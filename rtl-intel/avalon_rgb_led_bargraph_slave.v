==> flow/design.v <==
module avalon_rgb_led_bargraph_slave
(
	input		wire				clock,
	input		wire				resetn,
	input		wire				read,
	input		wire				write,
	input		wire				chipselect,
	input		wire	 [3:0]	address,
	input		wire	 [3:0]	byteenable,
	input		wire	[31:0]	writedata,
	output	reg   [31:0]	readdata,
	output   reg	         mtrx_wr,
	output   reg	 [8:0]	mtrx_wr_addr,
	output   reg	 [7:0]   mtrx_wr_data,
	output   reg            mtrx_buffer_select,
	input		wire           mtrx_buffer_current,
	output   reg	 [8:0]   mtrx_level,
	output	reg   [23:0]	timebase_reset_value,
	input   	wire           timebase_flag,
	output  	reg            timebase_flag_clear,
	output	reg	 [7:0]	leds
);
reg [31:0] slv_reg0;
reg [31:0] slv_reg1;
reg [31:0] slv_reg2;
reg [31:0] slv_reg3;
reg  [8:0] mtrx_addr;
always @ (posedge clock or negedge resetn)
begin
	if (!resetn)
	begin
		readdata <= 0;
		mtrx_addr <= 0;
		mtrx_wr <= 0;
		mtrx_wr_addr <= 0;
		mtrx_wr_data <= 0;
		mtrx_buffer_select <= 0;
		mtrx_level <= 9'h100;
		timebase_reset_value <= 1_666_666;
		timebase_flag_clear <= 0;
		slv_reg0 <= 32'hdeadbeef;
		slv_reg1 <= 32'hbeefcafe;
		slv_reg2 <= 32'habad1dea;
		slv_reg3 <= 32'hbad1dea5;
		mtrx_addr <= 0;
		leds <= 8'haa;
	end
	else
 	begin
	   mtrx_wr <= 0;
		timebase_flag_clear <= (chipselect && write && (byteenable == 4'b1111)) && (address == 4'h05) && writedata[0];
		if (chipselect && write && (byteenable == 4'b1111))
		begin
			case (address)
				4'h0: mtrx_addr <= writedata[8:0];
				4'h1: begin
					mtrx_addr <= mtrx_addr + 1;
					mtrx_wr <= 1;
					mtrx_wr_addr <= mtrx_addr;
					mtrx_wr_data <= writedata[7:0];
				end
				4'h2: mtrx_buffer_select <= writedata[0];
				4'h3: mtrx_level <= writedata[8:0];
				4'h4: timebase_reset_value <= writedata[23:0];
				4'h6: leds <= writedata[7:0];
			endcase
		end
		if (chipselect && read && (byteenable == 4'b1111))
		begin
			case (address)
	        4'h0   : readdata <= slv_reg0;
	        4'h1   : readdata <= slv_reg1;
	        4'h2   : readdata <= slv_reg2;
	        4'h3   : readdata <= slv_reg3;
	        4'h4   : readdata <= { 8'b0, timebase_reset_value };
	        4'h5   : readdata <= { 31'b0, timebase_flag };
			  default: readdata <= 0;
			endcase
		end
	end
end
endmodule
Step by step through the tools: avalon_rgb_led_bargraph_slave
Tool output for the design above, in the order of the flow. Lines are those of the file above, counted from 1. Cell names lack the library's common part. The mark n/a stands for no value.

Top: avalon_rgb_led_bargraph_slave. Clock input: clock. Library: sky130hd. Corner: tt_025C_1v80.

Word level
Counts by Yosys on the flattened word-level netlist (proc, flatten, opt, wreduce; memories kept). Register bits leave out memories and registers merged into their read ports (data or address). Print and check cells are left out. Cells with the same type and inputs are merged into one.

Under flip-flop bits (word level) stands 102. The figure for word-level cells is 36. Under latch bits stands 0. The entry for bits in read-only memories reads 0. For clocked read ports x word width the number is 0. For RAM bits the number is 0. The figure for memories kept is 0. Output and inout bits: 93.

The figure for magnitude comparators is 0. For div/mod/pow operators the number is 0. The entry for bitwise gates (word level) reads 0. Equal/unequal tests: 7. For shift operators the number is 0. The entry for reduce/logical cells reads 14. For add/subtract/negate cells the number is 1. Muxes and demuxes: 4. The figure for $mul is 0.

Operator list (count): parallel mux 32 bit (select 6 bit) (1); parallel mux 9 bit (select 2 bit) (1); AND reduction 2 bit (6); == test 4 x 3 -> 1 bit (second input constant) (3); adder 9 x 1 -> 9 bit (second input constant) (1); == test 4 x 2 -> 1 bit (second input constant) (2); logical AND 1 bit (6); == test 4 x 1 -> 1 bit (second input constant) (1); == test 4 bit (second input constant) (1); logical NOT 4 bit (1); nonzero test 2 bit (1); two-way mux 1 bit (2).

Logic depth
Depth = most cells in a row (Yosys ltp): at word level without a register or memory, in the mapped netlist without a sequential cell, where the memories' decode and read muxes count.

The figure for depth in word-level cells is 4. ABC_AREA: 0. For gate-level depth with buffers the number is 6. Depth with buffers taken out: 5.

Mapped cells and area
The flow's flattened synthesis, as Yosys stat reports it; memories are mapped. The netlist is that of the ABC_AREA named above (0 if unset); the other value can give another one.

Chip area (Yosys): 4299.1 sq um. For flip-flops the number is 100. The entry for standard cells after synthesis reads 350.

Cells by type: dfrtp_1 (count 83, area in all 2.08E+03 sq um); mux2_2 (count 51, area in all 574.301 sq um); dfstp_2 (count 17, area in all 446.678 sq um); a21oi_1 (count 34, area in all 170.163 sq um); o21ai_0 (count 30, area in all 150.144 sq um); nand2_1 (count 38, area in all 142.637 sq um); mux2_4 (count 9, area in all 135.13 sq um); o31ai_1 (count 6, area in all 45.043 sq um); buf_2 (count 8, area in all 40.038 sq um); clkbuf_1 (count 8, area in all 30.029 sq um); nand3_1 (count 6, area in all 30.029 sq um); nor2_1 (count 8, area in all 30.029 sq um); o41ai_1 (count 3, area in all 26.275 sq um); a31oi_1 (count 4, area in all 25.024 sq um); nor2b_1 (count 4, area in all 25.024 sq um); nor4b_4 (count 1, area in all 23.773 sq um); buf_6 (count 2, area in all 22.522 sq um); nor4_4 (count 1, area in all 21.27 sq um).

Not listed: further types 24, cells in them 37.

Worst setup path after synthesis
Path of least setup slack by OpenSTA after synthesis, without wires, with an ideal clock, recovery checks aside; 20% of the period is set as input and as output delay. Where synthesis merged equal registers, the netlist keeps one of their names.

Path type: input to register. From: input port address[3]. To: register mtrx_level[0]. The entry for arrival time reads 1.602 ns. The figure for data required time is 1.605 ns. The entry for path delay reads 1.381 ns. The figure for library setup time is 0.125 ns. For path buffers the number is 1. The figure for input delay is 0.346 ns. Under setup slack stands 0.004 ns. The figure for clock period is 1.73 ns. Under stages on the path stands 5. The figure for period reached after synthesis is 1.726 ns.

"path delay" = arrival - input delay + setup time. "stages on the path": output pins that drive a net of the path, with the launching flip-flop's if there is one; two outputs of one cell count as two. "period reached after synthesis" = period - worst setup slack (recovery checks aside). The figure is calculated, with input and output delays left at 20% of the set period. The rows between start and end are the longest chain of elaborated cells between them; the timing report does not say that the signal goes this way. Where chains are equally long, one stands for them. Each line given opens the expression or statement behind the cell; cells for indexed reads and writes are added by Yosys, which also makes memories of some case tables.

Cell sequence: or2_1 -> buf_2 -> or3_4 -> nor2_8 -> mux2_2. For cells in the longest elaborated chain the number is 2.

RTL lines, path post-synthesis: from (decl) (line 8) `input wire [3:0] address,`; == test 4 x 2 -> 1 bit (line 54) `case (address)`; AND reduction 2 bit; to (assign) (line 38) `mtrx_level <= 9'h100;`; to (assign) (line 63) `4'h3: mtrx_level <= writedata[8:0];`; to (decl) (line 17) `output reg [8:0] mtrx_level,`.

Path in the finished layout
Path of least setup slack in the final report of run A (OpenROAD, finished layout, wires in). Where an end is a register, its clock arrival counts in the times.

Path type: input to register. From: input port address[2]. To: register timebase_reset_value[8]. Under setup slack stands 0.76 ns. The figure for library setup time is 0.10 ns. Under stages on the path stands 6. The entry for arrival time reads 2.54 ns. The figure for data required time is 3.30 ns. The figure for input delay is 0.61 ns. The figure for clock period is 3.06 ns. For path buffers the number is 2.

The rows between start and end are the longest chain of elaborated cells between them; the timing report does not say that the signal goes this way. Where chains are equally long, one stands for them.

Cell sequence: clkdlybuf4s50_1 -> buf_4 -> nand2b_1 -> nor3_4 -> nand2_2 -> mux2_2. For cells in the longest elaborated chain the number is 2.

RTL lines, path post-layout: from (decl) (line 8) `input wire [3:0] address,`; == test 4 x 3 -> 1 bit (line 54) `case (address)`; AND reduction 2 bit; to (assign) (line 39) `timebase_reset_value <= 1_666_666;`; to (assign) (line 64) `4'h4: timebase_reset_value <= writedata[23:0];`; to (decl) (line 18) `output reg [23:0] timebase_reset_value,`.

Data sheet: physical implementation of avalon_rgb_led_bargraph_slave

Record of 2 stored runs of the RTL-to-layout flow on avalon_rgb_led_bargraph_slave, platform sky130hd. The runs are unordered. Constraints: input delay and output delay 20% of the set period each, output load 0.01 pF. "allowed time less slack (worst setup path)" means the part of the period allowed to the worst setup path (the constraints hold back 20% at inputs and 20% at outputs) less its slack; where the path has registers, the arrival times of their clocks count too. "total power of the final layout" rests on the timing tool's default activity at the inputs, not on a simulated workload.

Run A has these settings: period_ns 3.06; CORE_UTILIZATION 42; PLACE_DENSITY_LB_ADDON 0.15; HOLD_SLACK_MARGIN -0.02; CORE_MARGIN 10; GPL_ROUTABILITY_DRIVEN 0; CTS_CLUSTER_SIZE 24; CAP_MARGIN 0; MAX_ROUTING_LAYER met5; SLEW_MARGIN 20. The utilization in the final report comes to 61.0%. The area inside the die boundary stands at 14683.4 sq um. The smallest setup slack reads 0.759 ns. The allowed time less slack (worst setup path) comes to 1.69 ns. Type of the worst setup path: input to register. The measured area of the synthesized netlist is 4299.1 sq um. The final setup TNS is 0.000 ns. The total power of the final layout comes to 2.786 mW.

Run B has these settings: period_ns 1.77; CORE_UTILIZATION 59; PLACE_DENSITY_LB_ADDON 0.2; CELL_PAD_IN_SITES_GLOBAL_PLACEMENT 2; TNS_END_PERCENT 95; ABC_AREA 0; GPL_ROUTABILITY_DRIVEN 0; CTS_CLUSTER_DIAMETER 222; CAP_MARGIN 10; SLEW_MARGIN 20; MAX_ROUTING_LAYER met5; CORE_MARGIN 2. Outcome: did not finish, placement stopped with FLW-0024.
